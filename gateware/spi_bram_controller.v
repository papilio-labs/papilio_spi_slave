==> flow/design.v <==
module spi_bram_controller #(
    parameter DATA_WIDTH = 8,        
    parameter MEM_DEPTH = 256,       
    parameter ADDR_WIDTH = $clog2(MEM_DEPTH)
)(
    input wire clk,
    input wire rst,
    input wire [DATA_WIDTH-1:0] rx_data,
    input wire rx_valid,
    output wire rx_ready,
    output wire [DATA_WIDTH-1:0] tx_data,
    output wire tx_valid,
    input wire tx_ready
);
    reg [DATA_WIDTH-1:0] memory [0:MEM_DEPTH-1];
    integer init_i;
    initial begin
        for (init_i = 0; init_i < MEM_DEPTH; init_i = init_i + 1) begin
            memory[init_i] = 0;
        end
    end
    reg [ADDR_WIDTH-1:0] address;
    reg read_mode;   
    always @(posedge clk) begin
        if (rst) begin
            address <= 0;
            read_mode <= 0;
        end else if (rx_valid && rx_ready) begin
            if (rx_data == 8'hFF) begin
                address <= 0;
            end else if (rx_data == 8'hFE) begin
                read_mode <= 1;
            end else begin
                address <= address + 1;
            end
        end
    end
    always @(posedge clk) begin
        if (rx_valid && rx_ready && rx_data != 8'hFF && rx_data != 8'hFE && !read_mode) begin
            memory[address] <= rx_data;
        end
    end
    reg [DATA_WIDTH-1:0] read_data_reg;
    always @(posedge clk) begin
        read_data_reg <= memory[address];
    end
    assign tx_data = read_data_reg;
    assign tx_valid = 1'b1;       
    assign rx_ready = 1'b1;       
endmodule
# From RTL to reports: spi_bram_controller

What the tools print for spi_bram_controller, step after step.
Lines are those of the file above, counted from 1.
Cell names lack the library's common part.
The mark - stands for no value.

Design top: spi_bram_controller
Clock: clk
Library: sky130hd
Corner: tt_025C_1v80

# Word level

Source: Yosys, flattened and elaborated, memories not mapped. Widths are those after wreduce. Registers that Yosys merges into a memory's read port (data or address) are not register bits. Print and check cells do not count. Equal cells are merged and count once.
Yosys's memory passes give these memory sizes; they may raise the number of words (mostly to a power of two), join words into wider ones and drop unused or constant bits.

Muxes and demuxes: 5
Reduce/logical cells: 6
Add/sub/neg operators: 1
Equality and inequality tests: 5
Bitwise operators: 1

Operator list:

| cell                                  | count |
| 2-to-1 mux 8 bit                      | 4 |
| == test 8 bit with constant B         | 2 |
| inequality test 8 bit with constant B | 2 |
| adder 8 x 1 -> 8 bit with constant B  | 1 |
| logical AND 1 bit                     | 3 |
| AND reduction 3 bit                   | 1 |
| inequality test 2 bit with constant B | 1 |
| AND reduction 2 bit                   | 1 |
| inverter 1 bit                        | 1 |
| logical NOT 1 bit                     | 1 |
| 2-to-1 mux 1 bit                      | 1 |

Cells after elaboration: 21
Bits of input ports: 12
Memories kept: 1
Clocked read ports x word width: 8
Memory bits (writable): 2048
Register bits after elaboration: 9

Memories:

| name   | words | width | read ports | wr ports | RTL line | text |
| memory | 256   | 8     | 1          | 1        | 15       | `reg [DATA_WIDTH-1:0] memory [0:MEM_DEPTH-1];` |

# Depth

Depth = most cells in a row (Yosys ltp): at word level without a register or memory, in the mapped netlist without a sequential cell, where the memories' decode and read muxes count.

Depth in word-level cells: 5
ABC_AREA: 0
Gate-level depth with buffers: 8
Gate-level depth less buffers: 5

# Mapped cells and area

Source: synth_stat.txt of the flow (Yosys; design flattened, memories mapped). It holds for the ABC_AREA given above (unset counts as 0); a run with the other value may have another netlist.
Totals and module areas in this step are rounded.

Standard cells after synthesis: 3585
Synthesis area: 0.0788 sq mm
Mapped flip-flops: 2065
Buffers: 230

Cells by type:

| cell     | count | total area (sq um) |
| edfxtp_1 | 2048  | 6.15E+04 |
| mux4_2   | 512   | 1.15E+04 |
| a22oi_1  | 258   | 1.94E+03 |
| nor2_1   | 265   | 994.704 |
| a21oi_1  | 135   | 675.648 |
| clkbuf_1 | 148   | 555.533 |
| dfxtp_1  | 17    | 340.326 |
| o41ai_1  | 32    | 280.269 |
| buf_2    | 39    | 195.187 |
| buf_6    | 15    | 168.912 |
| nand2_1  | 31    | 116.362 |
| buf_4    | 11    | 82.579 |
| nand4_1  | 13    | 81.328 |
| buf_1    | 17    | 63.811 |
| ha_1     | 4     | 50.048 |
| nor2b_1  | 6     | 37.536 |
| a211oi_1 | 4     | 30.029 |
| and2_1   | 4     | 25.024 |

Not listed: further types 14, cells in them 26.

# Worst setup path after synthesis

OpenSTA on the mapped netlist: ideal clock, no wires. The path of least setup slack (recovery checks aside). Input and output delay are each 20% of the period. Register names are those of the netlist, which keeps one name where synthesis merged equal registers.

Kind: register to register
Start point: register address[2]
End point: memory memory[103][0]
Stages: 8
Delay of the path: 2.480 ns
Path buffers: 3
Data required time: 2.040 ns
Launch time at the first pin: 0.000 ns
Setup slack: -0.070 ns
Arrival time: 2.110 ns
Clock period: 2.41 ns
Synthesis period reached: 2.48 ns

"delay of the path" is the arrival time less input delay plus setup time.
"stages": output pins that drive a net of the path, with the launching flip-flop's if there is one; two outputs of one cell count as two.
"synthesis period reached" = period - worst setup slack (recovery checks aside). The figure is calculated, with input and output delays left at 20% of the set period.
Between the ends stands the longest chain of elaborated cells between them, by number of cells; it is not shown to be the way that was timed. Of several equally long chains one is given.
A line is the first line of the expression or statement that the cell stems from. Yosys adds cells for indexed reads and writes and turns some case tables into memories.
At most two assigning lines are given for a register; there are more.

Cell sequence: dfxtp_1 -> buf_2 -> nor2b_1 -> clkbuf_1 -> nor3b_1 -> nand2_1 -> clkbuf_1 -> nor2_1
Cells in the longest elaborated chain: 1

Ends and longest elaborated chain, post-synthesis:

| element            | RTL line | text |
| start: declaration | 22       | `reg [ADDR_WIDTH-1:0] address;` |
| start: assignment  | 26       | `address <= 0;` |
| start: assignment  | 34       | `address <= address + 1;` |
| 2-to-1 mux 8 bit   | 39       | `if (rx_valid && rx_ready && rx_data != 8'hFF && rx_data != 8'hFE && !read_mode) begin` |
| end: declaration   | 15       | `reg [DATA_WIDTH-1:0] memory [0:MEM_DEPTH-1];` |

# Timing after layout

Path of least setup slack in the final report of record 1 (OpenROAD, finished layout, wires in). Where an end is a register, its clock arrival counts in the times.

Kind: register to register
Start point: register address[0]
End point: register read_data_reg[4]
Launch time at the first pin: 0.83 ns
Setup slack: 0.01 ns
Path buffers: 5
Arrival time: 3.69 ns
Clock period: 2.99 ns
Data required time: 3.71 ns
Stages: 11

At most two assigning lines are given for a register; there are more.

Cell sequence: dfxtp_4 -> buf_4 -> clkbuf_16 -> buf_12 -> mux4_2 -> a22oi_1 -> a21oi_1 -> o41ai_2 -> buf_4 -> nand4_1 -> buf_4

Ends and longest elaborated chain, post-layout:

| element            | RTL line | text |
| start: declaration | 22       | `reg [ADDR_WIDTH-1:0] address;` |
| start: assignment  | 26       | `address <= 0;` |
| start: assignment  | 34       | `address <= address + 1;` |
| end: declaration   | 43       | `reg [DATA_WIDTH-1:0] read_data_reg;` |

Chain of elaborated cells between the ends: none given.

==> runs of spi_bram_controller <==
Module spi_bram_controller, platform sky130hd: 2 stored runs of the flow (Yosys, OpenROAD) with differing settings, in no particular order. Input and output delays are each 20% of the period that was set; the output load is 0.01 pF.
"achieved clock period": clock period set for the run, less the worst setup slack. It is reckoned from that one timing run; input and output delays stay at 20% of the period that was set.
By "total power of the final layout" is meant OpenSTA's value without simulated activity: inputs other than the clock are taken to toggle once in ten clock periods, and the tool carries that through the logic.
Values from the reports are rounded here.
Settings: - = not set for that run.

| setting or result                              | record 1 | record 2 |
| period_ns                                      | 2.99     | 3.45     |
| CORE_UTILIZATION                               | 22       | 68       |
| CAP_MARGIN                                     | 20       | 25       |
| CORE_MARGIN                                    | 2        | 2        |
| SLEW_MARGIN                                    | 20       | 10       |
| SETUP_SLACK_MARGIN                             | -        | -0.07    |
| PLACE_DENSITY_LB_ADDON                         | -        | 0.12     |
| CORE_ASPECT_RATIO                              | -        | 1.3      |
| TNS_END_PERCENT                                | -        | 50       |
| ABC_AREA                                       | -        | 0        |
| GPL_TIMING_DRIVEN                              | -        | 0        |
| MAX_ROUTING_LAYER                              | -        | met4     |
| worst setup slack after layout (ns)            | 0.014    | -0.367   |
| achieved clock period (ns)                     | 2.976    | 3.817    |
| mapped cell area after synthesis (sq mm)       | 0.0788   | 0.0788   |
| total power of the final layout (uW)           | 60700    | 51100    |
| full die area (sq mm)                          | 0.363    | 0.119    |
| standard-cell area of the final layout (sq mm) | 0.0954   | 0.0884   |
